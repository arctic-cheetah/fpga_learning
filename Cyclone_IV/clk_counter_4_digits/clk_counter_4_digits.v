==> flow/design.v <==
module clk_counter_4_digits(input wire clk, sw_add, sw_reset, output wire [6:0] seg, output reg [3:0] n_digit);
	localparam W = 16;
	reg [15:0] btn_count = 0;
	reg [W+(W-4)/3:0] bcd = 0;
	reg [3:0] bcd_show = 0;
	wire sw_add_db;
	localparam FREQ = 50000000;  
	localparam HZ = 240;  
	localparam REFRESH_CYCLE = FREQ / 2 / HZ; 
	localparam INCREMENT_SEC = 2;
	localparam INCREMENT_CYCLE = FREQ / 2 * INCREMENT_SEC;
	reg [31:0] increment_count = 0;
	reg [31:0] refresh_disp_count = 0;
	integer i,j;
	always @(btn_count) begin
		for(i = 0; i <= W+(W-4)/3; i = i+1) bcd[i] = 0;      
		bcd[W-1:0] = btn_count;                                    
			for(i = 0; i <= W-4; i = i+1)                        
				for(j = 0; j <= i/3; j = j+1)                      
					if (bcd[W-i+4*j -: 4] > 4)                       
						bcd[W-i+4*j -: 4] = bcd[W-i+4*j -: 4] + 4'd3;  
	end
	seven_segment_display dipslay(.seg(seg), .bcd(bcd_show));
	always @(posedge clk) begin
		refresh_disp_count = refresh_disp_count + 1;
		increment_count = increment_count + 1;
		if (!sw_reset) begin 
			btn_count = 0;
			increment_count = 0;
		end
		else if (increment_count == INCREMENT_CYCLE) begin 
			btn_count = btn_count + 1;
			increment_count = 0;
		end
		if (refresh_disp_count == REFRESH_CYCLE) begin
			n_digit = ~4'b0001;
			bcd_show = bcd[3:0];
		end
		else if (refresh_disp_count == (2*REFRESH_CYCLE) ) begin
			n_digit = ~4'b0010;
			bcd_show = bcd[7:4];
		end
		else if (refresh_disp_count == (3*REFRESH_CYCLE) ) begin
			n_digit = ~4'b0100;
			bcd_show = bcd[11:8];
		end
		else if (refresh_disp_count == (4*REFRESH_CYCLE) ) begin
			n_digit = ~4'b1000;
			bcd_show = bcd[15:12];
			refresh_disp_count = 0;
		end
	end
endmodule
module seven_segment_display (output reg [6:0]seg, output wire n_segment, input wire [3:0]bcd);
	assign n_segment = 0;
	wire [3:0] neg_bcd;
	assign neg_bcd = ~bcd;
	always @(bcd) begin
		case (bcd)
			0 : seg = ~7'b1111110;
			1 : seg = ~7'b0000110;
			2 : seg = ~7'b1101101;
			3 : seg = ~7'b1111001;
			4 : seg = ~7'b0110011;
			5 : seg = ~7'b1011011;
			6 : seg = ~7'b1011111;
			7 : seg = ~7'b1110000;
			8 : seg = ~7'b1111111;
			9 : seg = ~7'b1110011;
			10 : seg = ~7'b1110111;
			11 : seg = ~7'b0011111;
			12 : seg = ~7'b1001110;
			13 : seg = ~7'b0111101;
			14 : seg = ~7'b1001111;
			15 : seg = ~7'b1000111;
			default : seg = ~7'b0000000;
		endcase
	end
endmodule
Tool chain data of clk_counter_4_digits
What the tools print for clk_counter_4_digits, step after step.
Line numbers count from 1 in the design file above.
Operators: Yosys type, input widths -> output width; for muxes data width and select width s.
{"block": "inputs", "design": "clk_counter_4_digits", "clock": "clk", "lib": "sky130hd", "pvt_corner": "tt_025C_1v80"}

Word-level counts
Source: Yosys, flattened and elaborated, memories not mapped. Widths are those after wreduce. Registers that Yosys merges into a memory's read port (data or address) are not register bits. Print and check cells do not count. Equal cells are merged and count once.
Memory sizes are those after Yosys's memory passes, which may raise the word count (mostly to a power of two), join words into wider ones and drop unused or constant bits.
{"block": "word_totals", "regBits": 88, "out_inout_bits": 11, "word_cells": 136, "rom_bits": 112, "mem_count": 1, "in_bits": 3}
{"block": "mem_list", "name": "(name not given)", "words": 16, "word_bits": 7, "read_ports": 1, "write_ports": 0, "line": 59, "text": "case (bcd)"}
{"block": "classes", "n_cmp": 34, "n_logic": 1, "n_addsub": 37, "n_reduce_logical": 6, "muxes": 45, "eq_ne": 5}
{"block": "op_table", "cell": "$mux 4", "n": 34}
{"block": "op_table", "cell": "$mux 32", "n": 4}
{"block": "op_table", "cell": "$gt 4x3->1 const B", "n": 30}
{"block": "op_table", "cell": "$add 4x2->4 const B", "n": 27}
{"block": "op_table", "cell": "$add 32x1->32 const B", "n": 2}
{"block": "op_table", "cell": "$eq 32x19->1 const B", "n": 2}
{"block": "op_table", "cell": "$eq 32x17->1 const B", "n": 1}
{"block": "op_table", "cell": "$eq 32x18->1 const B", "n": 1}
{"block": "op_table", "cell": "$eq 32x26->1 const B", "n": 1}
{"block": "op_table", "cell": "$mux 3", "n": 6}
{"block": "op_table", "cell": "$add 16x1->16 const B", "n": 1}
{"block": "op_table", "cell": "$add 3x2->4 const B", "n": 3}
{"block": "op_table", "cell": "$add 3x2->3 const B", "n": 4}
{"block": "op_table", "cell": "$gt 3x3->1 const B", "n": 4}
{"block": "op_table", "cell": "$reduce_or 2->1", "n": 2}
{"block": "op_table", "cell": "$reduce_bool 4->1", "n": 1}
{"block": "op_table", "cell": "$reduce_bool 3->1", "n": 1}
{"block": "op_table", "cell": "$reduce_or 3->1", "n": 1}
{"block": "op_table", "cell": "$reduce_bool 2->1", "n": 1}
{"block": "op_table", "cell": "$mux 2", "n": 1}
{"block": "op_table", "cell": "$not 1->1", "n": 1}

Depth
Longest topological path by Yosys (ltp), each cell counted once; first at word level (registers and memories cut), then after technology mapping (sequential cells cut; the memories' decode and read muxes count).
{"block": "depth", "word_depth": 30, "abc_area": 0, "ltp_mapped": 43, "depth_no_buf": 38}

Netlist
Yosys stat after the flow's synthesis: flattened, memories mapped to cells. It holds for the ABC_AREA given above (unset counts as 0); a run with the other value may have another netlist.
The area totals of this step are shown rounded.
{"block": "types", "type": "sky130_fd_sc_hd__dfxtp_1", "n": 84, "area_total_um2": 1.68E+03}
{"block": "types", "type": "sky130_fd_sc_hd__nor2_1", "n": 129, "area_total_um2": 484.214}
{"block": "types", "type": "sky130_fd_sc_hd__xnor2_1", "n": 55, "area_total_um2": 481.712}
{"block": "types", "type": "sky130_fd_sc_hd__nand2_1", "n": 119, "area_total_um2": 446.678}
{"block": "types", "type": "sky130_fd_sc_hd__nand3_1", "n": 65, "area_total_um2": 325.312}
{"block": "types", "type": "sky130_fd_sc_hd__xor2_1", "n": 36, "area_total_um2": 315.302}
{"block": "types", "type": "sky130_fd_sc_hd__ha_1", "n": 24, "area_total_um2": 300.288}
{"block": "types", "type": "sky130_fd_sc_hd__a21oi_1", "n": 46, "area_total_um2": 230.221}
{"block": "types", "type": "sky130_fd_sc_hd__inv_1", "n": 51, "area_total_um2": 191.434}
{"block": "types", "type": "sky130_fd_sc_hd__o21ai_0", "n": 37, "area_total_um2": 185.178}
{"block": "types", "type": "sky130_fd_sc_hd__o211ai_1", "n": 23, "area_total_um2": 172.666}
{"block": "types", "type": "sky130_fd_sc_hd__nor3_1", "n": 34, "area_total_um2": 170.163}
{"block": "types", "type": "sky130_fd_sc_hd__mux2i_1", "n": 16, "area_total_um2": 160.154}
{"block": "types", "type": "sky130_fd_sc_hd__and2_1", "n": 25, "area_total_um2": 156.4}
{"block": "types", "type": "sky130_fd_sc_hd__nor4_1", "n": 24, "area_total_um2": 150.144}
{"block": "types", "type": "sky130_fd_sc_hd__and3_1", "n": 20, "area_total_um2": 125.12}
{"block": "types", "type": "sky130_fd_sc_hd__clkbuf_1", "n": 33, "area_total_um2": 123.869}
{"block": "types", "type": "sky130_fd_sc_hd__a211oi_1", "n": 16, "area_total_um2": 120.115}
Not listed: further types 106, cells in them 357.
{"block": "mapped", "seqArea_um2": 1802, "ffs": 88, "buf_cells": 57, "synth_area_um2": 9090, "stdcells": 1194}
By module: a second synthesis without flattening, with its own total; a netlist apart from the flattened one above.
{"block": "unflattened", "cells_unflattened": 1245, "area_unflattened_um2": 9364}
Each row is one instance without its submodules.
{"block": "by_module", "module": "clk_counter_4_digits", "n_cells": 1211, "mod_area_um2": 9134, "instances": 1, "seq_area_um2": 1802}
{"block": "by_module", "module": "seven_segment_display", "n_cells": 34, "mod_area_um2": 230.2, "instances": 1, "seq_area_um2": 0.0}

Timing after synthesis
Source: OpenSTA report_checks on the synthesized netlist (no wires, ideal clock, input and output delay 20% of the period each), path of least setup slack; recovery checks are left aside. Register names are those of the netlist, which keeps one name where synthesis merged equal registers.
{"block": "synth_path", "path_type": "flip-flop to flip-flop", "start": "register btn_count[13]", "end": "register bcd_show[2]", "n_path_buf": 5, "required_ns": 8.888, "delay_ns": 7.864, "tclk_ns": 9.16, "t_first_pin_ns": 0.000, "driving_pins": 44, "arrival_ns": 7.592, "setup_slack_ns": 1.296, "setup_ns": 0.272, "synth_period_reached_ns": 7.864}
"delay_ns" = arrival - input delay + setup time.
"driving_pins" counts driving pins, that of a launching flip-flop among them; a cell with two outputs on the path counts twice.
"synth_period_reached_ns" is the clock period less the worst setup slack; recovery checks do not enter. This is arithmetic on one report: input and output delays are still those of the set period (20% each).
Between the ends stands the longest chain of elaborated cells between them, by number of cells; it is not shown to be the way that was timed. Of several equally long chains one is given.
Each line given opens the expression or statement behind the cell; cells for indexed reads and writes are added by Yosys, which also makes memories of some case tables.
A register here has more assigning lines than the two given.
{"block": "synth_between", "cell_sequence": "sky130_fd_sc_hd__dfxtp_1 > sky130_fd_sc_hd__inv_1 > sky130_fd_sc_hd__ha_1 > sky130_fd_sc_hd__inv_1 > sky130_fd_sc_hd__ha_1 > sky130_fd_sc_hd__buf_2 > sky130_fd_sc_hd__and2_0 > sky130_fd_sc_hd__o311a_4 > sky130_fd_sc_hd__or2_1 > sky130_fd_sc_hd__buf_6 > sky130_fd_sc_hd__or4_4 > sky130_fd_sc_hd__and2_1 > sky130_fd_sc_hd__buf_6 > sky130_fd_sc_hd__a2111oi_2 > sky130_fd_sc_hd__a311o_2 > sky130_fd_sc_hd__o32a_4 > sky130_fd_sc_hd__buf_4 > sky130_fd_sc_hd__a21oi_1 > [... 8 more ...] > sky130_fd_sc_hd__xnor2_1 > sky130_fd_sc_hd__inv_1 > sky130_fd_sc_hd__ha_1 > sky130_fd_sc_hd__inv_1 > sky130_fd_sc_hd__a31oi_1 > sky130_fd_sc_hd__xnor2_1 > sky130_fd_sc_hd__inv_1 > sky130_fd_sc_hd__ha_1 > sky130_fd_sc_hd__inv_1 > sky130_fd_sc_hd__a21oi_2 > sky130_fd_sc_hd__xnor2_1 > sky130_fd_sc_hd__ha_1 > sky130_fd_sc_hd__inv_1 > sky130_fd_sc_hd__o211ai_1 > sky130_fd_sc_hd__nand2_1 > sky130_fd_sc_hd__mux2_2 > sky130_fd_sc_hd__nor2_1 > sky130_fd_sc_hd__or4_1", "elab_chain_cells": 30, "cone_cells": 106, "lines_between": 6, "cone_classes": "34 x add/sub; 34 x compare; 38 x mux"}
{"block": "synth_rtl", "element": "start, declared", "line": 3, "text": "reg [15:0] btn_count = 0;"}
{"block": "synth_rtl", "element": "start, assigned", "line": 28, "text": "btn_count = 0;"}
{"block": "synth_rtl", "element": "start, assigned", "line": 32, "text": "btn_count = btn_count + 1;"}
{"block": "synth_rtl", "element": "$add 3x2->4", "line": 21, "text": "bcd[W-i+4*j -: 4] = bcd[W-i+4*j -: 4] + 4'd3;"}
{"block": "synth_rtl", "element": "$mux 4", "line": 20, "text": "if (bcd[W-i+4*j -: 4] > 4)"}
{"block": "synth_rtl", "element": "$gt 4x3->1", "line": 20}
{"block": "synth_rtl", "element": "$mux 4", "line": 20}
{"block": "synth_rtl", "element": "$gt 4x3->1", "line": 20}
{"block": "synth_rtl", "element": "$mux 4", "line": 20}
{"block": "synth_rtl", "element": "$gt 4x3->1", "line": 20}
{"block": "synth_rtl", "element": "[... 16 more ...]"}
{"block": "synth_rtl", "element": "$mux 4", "line": 20}
{"block": "synth_rtl", "element": "$add 3x2->3", "line": 21}
{"block": "synth_rtl", "element": "$mux 3", "line": 20}
{"block": "synth_rtl", "element": "$mux 4", "line": 47, "text": "else if (refresh_disp_count == (4*REFRESH_CYCLE) ) begin"}
{"block": "synth_rtl", "element": "$mux 4", "line": 43, "text": "else if (refresh_disp_count == (3*REFRESH_CYCLE) ) begin"}
{"block": "synth_rtl", "element": "$mux 4", "line": 39, "text": "else if (refresh_disp_count == (2*REFRESH_CYCLE) ) begin"}
{"block": "synth_rtl", "element": "$mux 4", "line": 35, "text": "if (refresh_disp_count == REFRESH_CYCLE) begin"}
{"block": "synth_rtl", "element": "end, assigned", "line": 37, "text": "bcd_show = bcd[3:0];"}
{"block": "synth_rtl", "element": "end, assigned", "line": 41, "text": "bcd_show = bcd[7:4];"}
{"block": "synth_rtl", "element": "end, declared", "line": 5, "text": "reg [3:0] bcd_show = 0;"}

Path in the finished layout
Path of least setup slack in the final report of run 1 (OpenROAD, finished layout, wires in). Where an end is a register, its clock arrival counts in the times.
{"block": "layout_path", "path_type": "flip-flop to flip-flop", "start": "register btn_count[13]", "end": "register bcd_show[2]", "tclk_ns": 7.36, "setup_slack_ns": -0.07, "n_path_buf": 3, "required_ns": 7.45, "t_first_pin_ns": 0.36, "driving_pins": 42, "arrival_ns": 7.52, "setup_ns": 0.26}
Between the ends stands the longest chain of elaborated cells between them, by number of cells; it is not shown to be the way that was timed. Of several equally long chains one is given.
A register here has more assigning lines than the two given.
{"block": "layout_between", "cell_sequence": "sky130_fd_sc_hd__dfxtp_4 > sky130_fd_sc_hd__inv_4 > sky130_fd_sc_hd__ha_4 > sky130_fd_sc_hd__inv_2 > sky130_fd_sc_hd__ha_4 > sky130_fd_sc_hd__buf_4 > sky130_fd_sc_hd__xor2_4 > sky130_fd_sc_hd__buf_4 > sky130_fd_sc_hd__o311a_4 > sky130_fd_sc_hd__buf_4 > sky130_fd_sc_hd__o22ai_2 > sky130_fd_sc_hd__nor2_1 > sky130_fd_sc_hd__o21ai_1 > sky130_fd_sc_hd__nand2_2 > sky130_fd_sc_hd__or3_4 > sky130_fd_sc_hd__o211a_4 > sky130_fd_sc_hd__a31oi_4 > sky130_fd_sc_hd__a211oi_2 > [... 6 more ...] > sky130_fd_sc_hd__xnor2_1 > sky130_fd_sc_hd__inv_1 > sky130_fd_sc_hd__ha_2 > sky130_fd_sc_hd__inv_2 > sky130_fd_sc_hd__a31oi_4 > sky130_fd_sc_hd__xnor2_2 > sky130_fd_sc_hd__inv_1 > sky130_fd_sc_hd__ha_2 > sky130_fd_sc_hd__inv_2 > sky130_fd_sc_hd__a21oi_4 > sky130_fd_sc_hd__xnor2_2 > sky130_fd_sc_hd__ha_2 > sky130_fd_sc_hd__inv_1 > sky130_fd_sc_hd__o211ai_1 > sky130_fd_sc_hd__nand2_1 > sky130_fd_sc_hd__mux2_4 > sky130_fd_sc_hd__nor2_1 > sky130_fd_sc_hd__or4_1", "elab_chain_cells": 30, "cone_cells": 106, "lines_between": 6, "cone_classes": "34 x add/sub; 34 x compare; 38 x mux"}
{"block": "layout_rtl", "element": "start, declared", "line": 3, "text": "reg [15:0] btn_count = 0;"}
{"block": "layout_rtl", "element": "start, assigned", "line": 28, "text": "btn_count = 0;"}
{"block": "layout_rtl", "element": "start, assigned", "line": 32, "text": "btn_count = btn_count + 1;"}
{"block": "layout_rtl", "element": "$add 3x2->4", "line": 21, "text": "bcd[W-i+4*j -: 4] = bcd[W-i+4*j -: 4] + 4'd3;"}
{"block": "layout_rtl", "element": "$mux 4", "line": 20, "text": "if (bcd[W-i+4*j -: 4] > 4)"}
{"block": "layout_rtl", "element": "$gt 4x3->1", "line": 20}
{"block": "layout_rtl", "element": "$mux 4", "line": 20}
{"block": "layout_rtl", "element": "$gt 4x3->1", "line": 20}
{"block": "layout_rtl", "element": "$mux 4", "line": 20}
{"block": "layout_rtl", "element": "$gt 4x3->1", "line": 20}
{"block": "layout_rtl", "element": "[... 16 more ...]"}
{"block": "layout_rtl", "element": "$mux 4", "line": 20}
{"block": "layout_rtl", "element": "$add 3x2->3", "line": 21}
{"block": "layout_rtl", "element": "$mux 3", "line": 20}
{"block": "layout_rtl", "element": "$mux 4", "line": 47, "text": "else if (refresh_disp_count == (4*REFRESH_CYCLE) ) begin"}
{"block": "layout_rtl", "element": "$mux 4", "line": 43, "text": "else if (refresh_disp_count == (3*REFRESH_CYCLE) ) begin"}
{"block": "layout_rtl", "element": "$mux 4", "line": 39, "text": "else if (refresh_disp_count == (2*REFRESH_CYCLE) ) begin"}
{"block": "layout_rtl", "element": "$mux 4", "line": 35, "text": "if (refresh_disp_count == REFRESH_CYCLE) begin"}
{"block": "layout_rtl", "element": "end, assigned", "line": 37, "text": "bcd_show = bcd[3:0];"}
{"block": "layout_rtl", "element": "end, assigned", "line": 41, "text": "bcd_show = bcd[7:4];"}
{"block": "layout_rtl", "element": "end, declared", "line": 5, "text": "reg [3:0] bcd_show = 0;"}

Add stored flow runs of clk_counter_4_digits

Measured results for clk_counter_4_digits: 2 stored runs of the Yosys and OpenROAD flow on sky130hd. The settings differ; the order carries no meaning. The constraints put input and output delay at 20% of the set period each and load the outputs with 0.01 pF.
"total_power_w": no workload was simulated; the value follows from the tool's default switching activity.
Measured values are rounded.

{"run": "run 1", "settings": { "period_ns": 7.36, "CORE_UTILIZATION": 28, "SETUP_SLACK_MARGIN": 1.31, "PLACE_DENSITY": 0.68, "CELL_PAD_IN_SITES_DETAIL_PLACEMENT": 0, "ABC_AREA": 0, "GPL_TIMING_DRIVEN": 1, "CTS_CLUSTER_SIZE": 19, "CAP_MARGIN": 0, "CORE_MARGIN": 2, "SLEW_MARGIN": 20 }, "results": { "final_die_area_um2": 33920, "tns_ns": -0.089, "post_route_util_pct": 37.7, "setup_worst_slack_ns": -0.075, "yosys_chip_area_um2": 9090, "total_power_w": 0.0009661 }}
{"run": "run 2", "settings": { "period_ns": 8.83, "CORE_UTILIZATION": 64, "SETUP_SLACK_MARGIN": 1.07, "PLACE_DENSITY_LB_ADDON": 0.27, "CORE_ASPECT_RATIO": 1.68, "CELL_PAD_IN_SITES_GLOBAL_PLACEMENT": 2, "CELL_PAD_IN_SITES_DETAIL_PLACEMENT": 0, "ABC_AREA": 1, "GPL_ROUTABILITY_DRIVEN": 0, "CTS_CLUSTER_DIAMETER": 346, "CAP_MARGIN": 10, "MIN_ROUTING_LAYER": "met2", "CORE_MARGIN": 2, "SLEW_MARGIN": 20 }, "outcome": "stopped before the end: placement reported FLW-0024"}
